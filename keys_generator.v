==> flow/design.v <==
module keys_generator(
  input in_clk,
  input in_stop,
  input in_wr_seed,
  input [127:0] in_seed,
  output [127:0] out_LFSR 
);
	reg [127:0] LFSR = 128'd0;
	wire feedback = out_LFSR[127];
	always @(posedge in_clk)
	begin
		 if (in_wr_seed == 1) begin
			 LFSR <= in_seed;
		 end
		 else begin
			 if (in_stop == 0) begin
				 LFSR[0] <= feedback;
				 LFSR[1] <= LFSR[0];
				 LFSR[2] <= LFSR[1];
				 LFSR[3] <= LFSR[2];
				 LFSR[4] <= LFSR[3];
				 LFSR[5] <= LFSR[4] ^ feedback;
				 LFSR[6] <= LFSR[5] ^ feedback;
				 LFSR[7] <= LFSR[6];
				 LFSR[8] <= LFSR[7];
				 LFSR[9] <= LFSR[8] ^ feedback;
				 LFSR[10] <= LFSR[9];
				 LFSR[11] <= LFSR[10] ^ feedback;
				 LFSR[12] <= LFSR[11] ^ feedback;
				 LFSR[13] <= LFSR[12];
				 LFSR[14] <= LFSR[13];
				 LFSR[15] <= LFSR[14] ^ feedback;
				 LFSR[16] <= LFSR[15];
				 LFSR[17] <= LFSR[16];
				 LFSR[18] <= LFSR[17] ^ feedback;
				 LFSR[19] <= LFSR[18] ^ feedback;
				 LFSR[20] <= LFSR[19] ^ feedback;
				 LFSR[21] <= LFSR[20];
				 LFSR[22] <= LFSR[21] ^ feedback;
				 LFSR[23] <= LFSR[22];
				 LFSR[24] <= LFSR[23];
				 LFSR[25] <= LFSR[24] ^ feedback;
				 LFSR[26] <= LFSR[25];
				 LFSR[27] <= LFSR[26] ^ feedback;
				 LFSR[28] <= LFSR[27] ^ feedback;
				 LFSR[29] <= LFSR[28] ^ feedback;
				 LFSR[30] <= LFSR[29];
				 LFSR[31] <= LFSR[30] ^ feedback;
				 LFSR[32] <= LFSR[31] ^ feedback;
				 LFSR[33] <= LFSR[32];
				 LFSR[34] <= LFSR[33] ^ feedback;
				 LFSR[35] <= LFSR[34] ^ feedback;
				 LFSR[36] <= LFSR[35];
				 LFSR[37] <= LFSR[36];
				 LFSR[38] <= LFSR[37];
				 LFSR[39] <= LFSR[38] ^ feedback;
				 LFSR[40] <= LFSR[39] ^ feedback;
				 LFSR[41] <= LFSR[40];
				 LFSR[42] <= LFSR[41];
				 LFSR[43] <= LFSR[42];
				 LFSR[44] <= LFSR[43];
				 LFSR[45] <= LFSR[44];
				 LFSR[46] <= LFSR[45];
				 LFSR[47] <= LFSR[46] ^ feedback;
				 LFSR[48] <= LFSR[47] ^ feedback;
				 LFSR[49] <= LFSR[48];
				 LFSR[50] <= LFSR[49] ^ feedback;
				 LFSR[51] <= LFSR[50];
				 LFSR[52] <= LFSR[51];
				 LFSR[53] <= LFSR[52] ^ feedback;
				 LFSR[54] <= LFSR[53] ^ feedback;
				 LFSR[55] <= LFSR[54] ^ feedback;
				 LFSR[56] <= LFSR[55];
				 LFSR[57] <= LFSR[56] ^ feedback;
				 LFSR[58] <= LFSR[57] ^ feedback;
				 LFSR[59] <= LFSR[58];
				 LFSR[60] <= LFSR[59] ^ feedback;
				 LFSR[61] <= LFSR[60];
				 LFSR[62] <= LFSR[61] ^ feedback;
				 LFSR[63] <= LFSR[62] ^ feedback;
				 LFSR[64] <= LFSR[63] ^ feedback;
				 LFSR[65] <= LFSR[64] ^ feedback;
				 LFSR[66] <= LFSR[65];
				 LFSR[67] <= LFSR[66] ^ feedback;
				 LFSR[68] <= LFSR[67] ^ feedback;
				 LFSR[69] <= LFSR[68];
				 LFSR[70] <= LFSR[69] ^ feedback;
				 LFSR[71] <= LFSR[70];
				 LFSR[72] <= LFSR[71] ^ feedback;
				 LFSR[73] <= LFSR[72] ^ feedback;
				 LFSR[74] <= LFSR[73] ^ feedback;
				 LFSR[75] <= LFSR[74] ^ feedback;
				 LFSR[76] <= LFSR[75];
				 LFSR[77] <= LFSR[76] ^ feedback;
				 LFSR[78] <= LFSR[77] ^ feedback;
				 LFSR[79] <= LFSR[78] ^ feedback;
				 LFSR[80] <= LFSR[79];
				 LFSR[81] <= LFSR[80] ^ feedback;
				 LFSR[82] <= LFSR[81];
				 LFSR[83] <= LFSR[82] ^ feedback;
				 LFSR[84] <= LFSR[83];
				 LFSR[85] <= LFSR[84];
				 LFSR[86] <= LFSR[85];
				 LFSR[87] <= LFSR[86];
				 LFSR[88] <= LFSR[87] ^ feedback;
				 LFSR[89] <= LFSR[88];
				 LFSR[90] <= LFSR[89];
				 LFSR[91] <= LFSR[90];
				 LFSR[92] <= LFSR[91];
				 LFSR[93] <= LFSR[92] ^ feedback;
				 LFSR[94] <= LFSR[93] ^ feedback;
				 LFSR[95] <= LFSR[94];
				 LFSR[96] <= LFSR[95];
				 LFSR[97] <= LFSR[96];
				 LFSR[98] <= LFSR[97] ^ feedback;
				 LFSR[99] <= LFSR[98] ^ feedback;
				 LFSR[100] <= LFSR[99] ^ feedback;
				 LFSR[101] <= LFSR[100] ^ feedback;
				 LFSR[102] <= LFSR[101];
				 LFSR[103] <= LFSR[102] ^ feedback;
				 LFSR[104] <= LFSR[103] ^ feedback;
				 LFSR[105] <= LFSR[104];
				 LFSR[106] <= LFSR[105] ^ feedback;
				 LFSR[107] <= LFSR[106];
				 LFSR[108] <= LFSR[107] ^ feedback;
				 LFSR[109] <= LFSR[108];
				 LFSR[110] <= LFSR[109] ^ feedback;
				 LFSR[111] <= LFSR[110];
				 LFSR[112] <= LFSR[111] ^ feedback;
				 LFSR[113] <= LFSR[112];
				 LFSR[114] <= LFSR[113] ^ feedback;
				 LFSR[115] <= LFSR[114] ^ feedback;
				 LFSR[116] <= LFSR[115] ^ feedback;
				 LFSR[117] <= LFSR[116] ^ feedback;
				 LFSR[118] <= LFSR[117] ^ feedback;
				 LFSR[119] <= LFSR[118];
				 LFSR[120] <= LFSR[119] ^ feedback;
				 LFSR[121] <= LFSR[120];
				 LFSR[122] <= LFSR[121] ^ feedback;
				 LFSR[123] <= LFSR[122] ^ feedback;
				 LFSR[124] <= LFSR[123];
				 LFSR[125] <= LFSR[124];
				 LFSR[126] <= LFSR[125] ^ feedback;
				 LFSR[127] <= LFSR[126];
			 end
		end
	end
	assign out_LFSR = LFSR;
endmodule
==> Tool chain data of keys_generator <==
What the tools print for keys_generator, step after step.
Lines are those of the file above, counted from 1.
Cell names lack the library's common part.
{ "design": {"top_module": "keys_generator", "clock": "in_clk", "cell_library": "sky130hd", "lib_corner": "tt_025C_1v80"} }

==> Elaborated design <==
Source: Yosys, flattened and elaborated, memories not mapped. Widths are those after wreduce. Registers that Yosys merges into a memory's read port (data or address) are not register bits. Print and check cells do not count. Equal cells are merged and count once.
{ "word_totals": {"ff_bits": 128, "latchBits": 0, "mem_bits_rw": 0, "mem_bits_ro": 0, "clocked_rd_ports_x_width": 0, "mem_count": 0, "in_bits": 131, "out_inout_bits": 128} }
{ "op_classes": {"addsub": 0, "mul": 0, "div": 0, "cmp": 0, "eq_ne": 1, "shift": 0, "n_mux": 256, "bitwise": 67, "reduce_and_logical": 0} }
{ "op_table": {"columns": ["operator", "count"], "rows": [
  ["1-bit two-way mux", 256],
  ["1-bit XOR", 67],
  ["2-bit by 1-bit inequality test with 1-bit output (second input constant)", 1]
]} }

==> Longest topological paths <==
Yosys ltp: most cells in a row. Word level: on the elaborated netlist, between registers, memories and ports. Mapped: between sequential cells and ports; inverters and the memories' decode and read muxes count.
{ "depth": {"word_depth": 3, "ABC_AREA": 0, "depth_mapped": 6, "depth_no_buf": 2} }

==> Netlist <==
Yosys stat after the flow's synthesis: flattened, memories mapped to cells. It holds for the ABC_AREA given above (unset counts as 0); a run with the other value may have another netlist.
Totals and module areas in this step are rounded.
{ "mapped": {"mapped_cells": 422, "yosys_area_mm2": 0.00598, "seq_area_mm2": 0.00384, "ffs": 128} }
{ "by_type": {"columns": ["type", "count", "type_area_um2"], "rows": [
  ["edfxtp_1", 128, 3.84E+03],
  ["mux2_2", 55, 619.344],
  ["xnor2_1", 67, 586.813],
  ["nand2_1", 67, 251.491],
  ["o21ai_0", 48, 240.23],
  ["o21ai_1", 19, 95.091],
  ["mux2_4", 6, 90.086],
  ["buf_6", 7, 78.826],
  ["buf_2", 9, 45.043],
  ["buf_4", 6, 45.043],
  ["buf_12", 2, 40.038],
  ["clkbuf_1", 6, 22.522],
  ["buf_8", 1, 15.014],
  ["nand2b_1", 1, 6.256]
]} }

==> Path before layout <==
OpenSTA on the mapped netlist: ideal clock, no wires. The path of least setup slack (recovery checks aside). Input and output delay are each 20% of the period. Register names are those of the netlist, which keeps one name where synthesis merged equal registers.
{ "synth_path": {"path_kind": "input -> register", "startpoint": "in in_wr_seed", "endpoint": "reg LFSR[0]", "clock_period_ns": 6.07, "input_delay_ns": 1.214, "arrival_ns": 4.646, "setup_slack_ns": 0.914, "path_delay_ns": 3.942, "stages": 3, "period_less_setup_slack_ns": 5.156} }
"path_delay_ns" is the arrival time less input delay plus setup time.
"stages" counts driving pins, that of a launching flip-flop among them; a cell with two outputs on the path counts twice.
"period_less_setup_slack_ns" = period - worst setup slack (recovery checks aside). The figure is calculated, with input and output delays left at 20% of the set period.
Between the ends stands the longest chain of elaborated cells between them, by number of cells; it is not shown to be the way that was timed. Of several equally long chains one is given.
A line is the first line of the expression or statement that the cell stems from. Yosys adds cells for indexed reads and writes and turns some case tables into memories.
The path ends at the enable pin of a flip-flop; only ways to that pin are counted.
{ "synth_via": {"path_cell_list": "buf_6 > buf_2 > nand2b_1", "elab_chain_len": 1} }
{ "synth_lines": {"columns": ["element", "line_no", "text"], "rows": [
  ["start, declared", 4, "input in_wr_seed,"],
  ["2-bit by 1-bit inequality test with 1-bit output", null, null],
  ["end, assigned", 13, "LFSR <= in_seed;"],
  ["end, assigned", 17, "LFSR[0] <= feedback;"],
  ["end, declared", 8, "reg [127:0] LFSR = 128'd0;"]
]} }

==> Timing after layout <==
Path of least setup slack in the final report of stored run 1 (OpenROAD, finished layout, wires in). Where an end is a register, its clock arrival counts in the times.
{ "layout_path": {"path_kind": "input -> register", "startpoint": "in in_wr_seed", "endpoint": "reg LFSR[107]", "clock_period_ns": 8.88, "input_delay_ns": 1.78, "arrival_ns": 3.42, "setup_slack_ns": 5.55, "stages": 5} }
Between the ends stands the longest chain of elaborated cells between them, by number of cells; it is not shown to be the way that was timed. Of several equally long chains one is given.
The path ends at the enable pin of a flip-flop; only ways to that pin are counted.
{ "layout_via": {"path_cell_list": "buf_6 > buf_2 > nand2b_4 > buf_12 > buf_16", "elab_chain_len": 1} }
{ "layout_lines": {"columns": ["element", "line_no", "text"], "rows": [
  ["start, declared", 4, "input in_wr_seed,"],
  ["2-bit by 1-bit inequality test with 1-bit output", null, null],
  ["end, assigned", 13, "LFSR <= in_seed;"],
  ["end, assigned", 124, "LFSR[107] <= LFSR[106];"],
  ["end, declared", 8, "reg [127:0] LFSR = 128'd0;"]
]} }

Subject: flow runs of keys_generator

Hi,

2 stored runs of keys_generator in the flow (synthesis by Yosys, layout by OpenROAD, sky130hd cells), in arbitrary order. Constraints: input delay and output delay 20% of the set period each, output load 0.01 pF.
"period_reached_ns" is the run's clock period less its worst setup slack. It is reckoned from that one timing run; input and output delays stay at 20% of the period that was set.
"worst_path_ns" means the part of the period allowed to the worst setup path (the constraints hold back 20% at inputs and 20% at outputs) less its slack; where the path has registers, the arrival times of their clocks count too.
"total_power_uw": no workload was simulated; the value follows from the tool's default switching activity.
The measured numbers are rounded.
[
  {
    "run": "stored run 1",
    "settings": { "period_ns": 8.88, "CORE_UTILIZATION": 29, "PLACE_DENSITY_LB_ADDON": 0.04, "GPL_TIMING_DRIVEN": 0, "GPL_ROUTABILITY_DRIVEN": 1, "MAX_ROUTING_LAYER": "met5", "CAP_MARGIN": 20, "CORE_MARGIN": 2, "SLEW_MARGIN": 20 },
    "results": { "die_mm2": 0.0218, "final_util_pct": 46.9, "worst_path_ns": 1.55, "path_kind": "input -> register", "total_negative_slack_ns": 0.000, "worstSetupSlack_ns": 5.55, "final_hold_ws_ns": 0.576, "period_reached_ns": 3.326, "synthesis_area_mm2": 0.00598, "total_power_uw": 1930 }
  },
  {
    "run": "stored run 2",
    "settings": { "period_ns": 7.15, "CORE_UTILIZATION": 70, "SETUP_SLACK_MARGIN": 1.4, "PLACE_DENSITY_LB_ADDON": 0.03, "CORE_MARGIN": 10, "CELL_PAD_IN_SITES_DETAIL_PLACEMENT": 0, "TNS_END_PERCENT": 45, "GPL_TIMING_DRIVEN": 1, "CAP_MARGIN": 25, "MIN_ROUTING_LAYER": "met2", "MAX_ROUTING_LAYER": "met5", "SLEW_MARGIN": 20 },
    "outcome": "incomplete, placement halted on FLW-0024"
  }
]

Regards
