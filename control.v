==> flow/design.v <==
module control(
  input in_clk,
  input in_wr_number_of_ones,
  input [7:0] in_searched_number_of_ones,
  input [7:0] in_hamming_weight,
  input [127:0] in_key_candidate,
  output [127:0] out_key
);
	reg [7:0] searched_number_of_ones = 8'd0;
	reg [127:0] candidate = 128'd0;
	always @(posedge in_clk)
	begin
		if (in_wr_number_of_ones == 1) begin
			 searched_number_of_ones <= in_searched_number_of_ones;
		end
		if (in_hamming_weight == searched_number_of_ones) begin
			candidate <= in_key_candidate;
		end
		else begin
			candidate <= 128'd0;
		end
	end
	assign out_key = candidate;
endmodule
Reports on control
Tool output for the design above, in the order of the flow.
Line numbers count from 1 in the design file above.
Operators: Yosys type, input widths -> output width; for muxes data width and select width s.
{"block": "inputs", "design": "control", "clk_port": "in_clk", "cell_library": "sky130hd", "corner": "tt_025C_1v80"}

Elaborated design
Counts by Yosys on the flattened word-level netlist (proc, flatten, opt, wreduce; memories kept). Register bits leave out memories and registers merged into their read ports (data or address); mux counts leave out enables and synchronous resets folded into registers. Print and check cells are left out. Cells with the same type and inputs are merged into one.
{"block": "bits", "reg_bits": 136, "inputBits": 146, "output_inout_bits": 128, "wordCells": 3}
{"block": "op_classes", "eq_ne": 1}
{"block": "ops", "op": "$eq 8x8->1", "n": 1}

Longest topological paths
Depth = most cells in a row (Yosys ltp): at word level without a register or memory, in the mapped netlist without a sequential cell, where the memories' decode and read muxes count.
{"block": "logic_depth", "depth_word": 1, "abc_area": 0, "ltp_mapped": 5, "mapped_depth_nobuf": 3}

Netlist
The flow's flattened synthesis, as Yosys stat reports it; memories are mapped. The netlist is that of the ABC_AREA named above (0 if unset); the other value can give another one.
Totals and module areas in this step are rounded.
{"block": "mapped", "cells": 430, "mapped_area_um2": 4220, "seqArea_um2": 2800, "ff_cells": 136, "n_buf": 28}
{"block": "by_type", "cell_type": "sky130_fd_sc_hd__dfxtp_1", "n": 128, "area_total_um2": 2.56E+03}
{"block": "by_type", "cell_type": "sky130_fd_sc_hd__nor3_1", "n": 128, "area_total_um2": 640.614}
{"block": "by_type", "cell_type": "sky130_fd_sc_hd__inv_1", "n": 128, "area_total_um2": 480.461}
{"block": "by_type", "cell_type": "sky130_fd_sc_hd__edfxtp_1", "n": 8, "area_total_um2": 240.23}
{"block": "by_type", "cell_type": "sky130_fd_sc_hd__buf_6", "n": 12, "area_total_um2": 135.13}
{"block": "by_type", "cell_type": "sky130_fd_sc_hd__buf_2", "n": 15, "area_total_um2": 75.072}
{"block": "by_type", "cell_type": "sky130_fd_sc_hd__xnor2_1", "n": 8, "area_total_um2": 70.067}
{"block": "by_type", "cell_type": "sky130_fd_sc_hd__nand4_1", "n": 2, "area_total_um2": 12.512}
{"block": "by_type", "cell_type": "sky130_fd_sc_hd__buf_4", "n": 1, "area_total_um2": 7.507}

Timing after synthesis
Path of least setup slack by OpenSTA after synthesis, without wires, with an ideal clock, recovery checks aside; 20% of the period is set as input and as output delay. Where synthesis merged equal registers, the netlist keeps one of their names.
{"block": "synth_path", "path_kind": "flip-flop to flip-flop", "start": "reg searched_number_of_ones[4]", "end": "reg candidate[100]", "period_ns": 1.92, "setup_time_ns": 0.078, "t_first_pin_ns": 0.000, "t_arrival_ns": 1.084, "required_time_ns": 1.842, "path_slack_ns": 0.758, "path_delay_ns": 1.162, "stages": 6, "path_buffers": 2, "synth_period_reached_ns": 1.162}
"path_delay_ns" = arrival - input delay + setup time.
"stages": output pins that drive a net of the path, with the launching flip-flop's if there is one; two outputs of one cell count as two.
"synth_period_reached_ns" = period - worst setup slack (recovery checks aside). The figure is calculated, with input and output delays left at 20% of the set period.
Between the ends stands the longest chain of elaborated cells between them, by number of cells; it is not shown to be the way that was timed. Of several equally long chains one is given.
Each line given opens the expression or statement behind the cell; cells for indexed reads and writes are added by Yosys, which also makes memories of some case tables.
{"block": "synth_between", "cell_sequence": "sky130_fd_sc_hd__edfxtp_1 -> sky130_fd_sc_hd__xnor2_1 -> sky130_fd_sc_hd__nand4_1 -> sky130_fd_sc_hd__buf_4 -> sky130_fd_sc_hd__buf_6 -> sky130_fd_sc_hd__nor3_1", "elab_chain_len": 1, "cone_cells": 1, "lines_between": 1, "cone_classes": "1 x eq/ne"}
{"block": "synth_lines", "element": "start, declared", "line_no": 9, "rtl": "reg [7:0] searched_number_of_ones = 8'd0;"}
{"block": "synth_lines", "element": "start, assigned", "line_no": 14, "rtl": "searched_number_of_ones <= in_searched_number_of_ones;"}
{"block": "synth_lines", "element": "$eq 8x8->1", "line_no": 16, "rtl": "if (in_hamming_weight == searched_number_of_ones) begin"}
{"block": "synth_lines", "element": "end, assigned", "line_no": 17, "rtl": "candidate <= in_key_candidate;"}
{"block": "synth_lines", "element": "end, assigned", "line_no": 20, "rtl": "candidate <= 128'd0;"}
{"block": "synth_lines", "element": "end, declared", "line_no": 10, "rtl": "reg [127:0] candidate = 128'd0;"}

Data sheet: physical implementation of control

Record of 2 stored runs of the RTL-to-layout flow on control, platform sky130hd. The runs are unordered. Constraints: input delay and output delay 20% of the set period each, output load 0.01 pF.

Stored run 1
==> flow/run.sh <==
#!/bin/bash
# the make line also repeats the synthesis and layout settings of config.mk as NAME=value (left out here)
make -C /OpenROAD-flow-scripts/flow DESIGN_CONFIG=/design/flow/config.mk WORK_HOME=/design/flow/orfs CLKGATE_MAP_FILE= finish
==> flow/config.mk <==
export PLATFORM = sky130hd
export DESIGN_NAME = control
export DESIGN_NICKNAME = control
export VERILOG_FILES = /design/flow/design.v
export SDC_FILE = /design/flow/constraint.sdc
export NUM_CORES = 4
export LEC_CHECK = 0
export CAP_MARGIN = 20
export CELL_PAD_IN_SITES_GLOBAL_PLACEMENT = 3
export CORE_ASPECT_RATIO = 0.59
export CORE_MARGIN = 5
export CORE_UTILIZATION = 47
export CTS_CLUSTER_DIAMETER = 372
export GPL_ROUTABILITY_DRIVEN = 0
export GPL_TIMING_DRIVEN = 0
export MAX_ROUTING_LAYER = met5
export MIN_ROUTING_LAYER = met2
export PLACE_DENSITY_LB_ADDON = 0.2
export SETUP_SLACK_MARGIN = 0.03
export SLEW_MARGIN = 20
==> flow/constraint.sdc <==
create_clock -name core_clock -period 1.32 [get_ports {in_clk}]
set_input_delay 0.2640 -clock core_clock [delete_from_list [all_inputs] [get_ports {in_clk}]]
set_output_delay 0.2640 -clock core_clock [all_outputs]
set_load 0.01 [all_outputs]

==> results of stored run 1, as JSON <==
{
  "outcome": "unfinished; error FLW-0024 in placement"
}

Stored run 2
==> flow/run.sh <==
#!/bin/bash
# the make line also repeats the synthesis and layout settings of config.mk as NAME=value (left out here)
make -C /OpenROAD-flow-scripts/flow DESIGN_CONFIG=/design/flow/config.mk WORK_HOME=/design/flow/orfs CLKGATE_MAP_FILE= finish
==> flow/config.mk <==
export PLATFORM = sky130hd
export DESIGN_NAME = control
export DESIGN_NICKNAME = control
export VERILOG_FILES = /design/flow/design.v
export SDC_FILE = /design/flow/constraint.sdc
export NUM_CORES = 4
export LEC_CHECK = 0
export ABC_AREA = 0
export CAP_MARGIN = 5
export CELL_PAD_IN_SITES_DETAIL_PLACEMENT = 0
export CELL_PAD_IN_SITES_GLOBAL_PLACEMENT = 0
export CORE_MARGIN = 2
export CORE_UTILIZATION = 61
export MAX_ROUTING_LAYER = met4
export MIN_ROUTING_LAYER = met1
export PLACE_DENSITY_LB_ADDON = 0.19
export SETUP_SLACK_MARGIN = 0.3
export SLEW_MARGIN = 10
export TNS_END_PERCENT = 60
==> flow/constraint.sdc <==
create_clock -name core_clock -period 1.49 [get_ports {in_clk}]
set_input_delay 0.2980 -clock core_clock [delete_from_list [all_inputs] [get_ports {in_clk}]]
set_output_delay 0.2980 -clock core_clock [all_outputs]
set_load 0.01 [all_outputs]

==> results of stored run 2, as JSON <==
{
  "outcome": "unfinished; error FLW-0024 in placement"
}
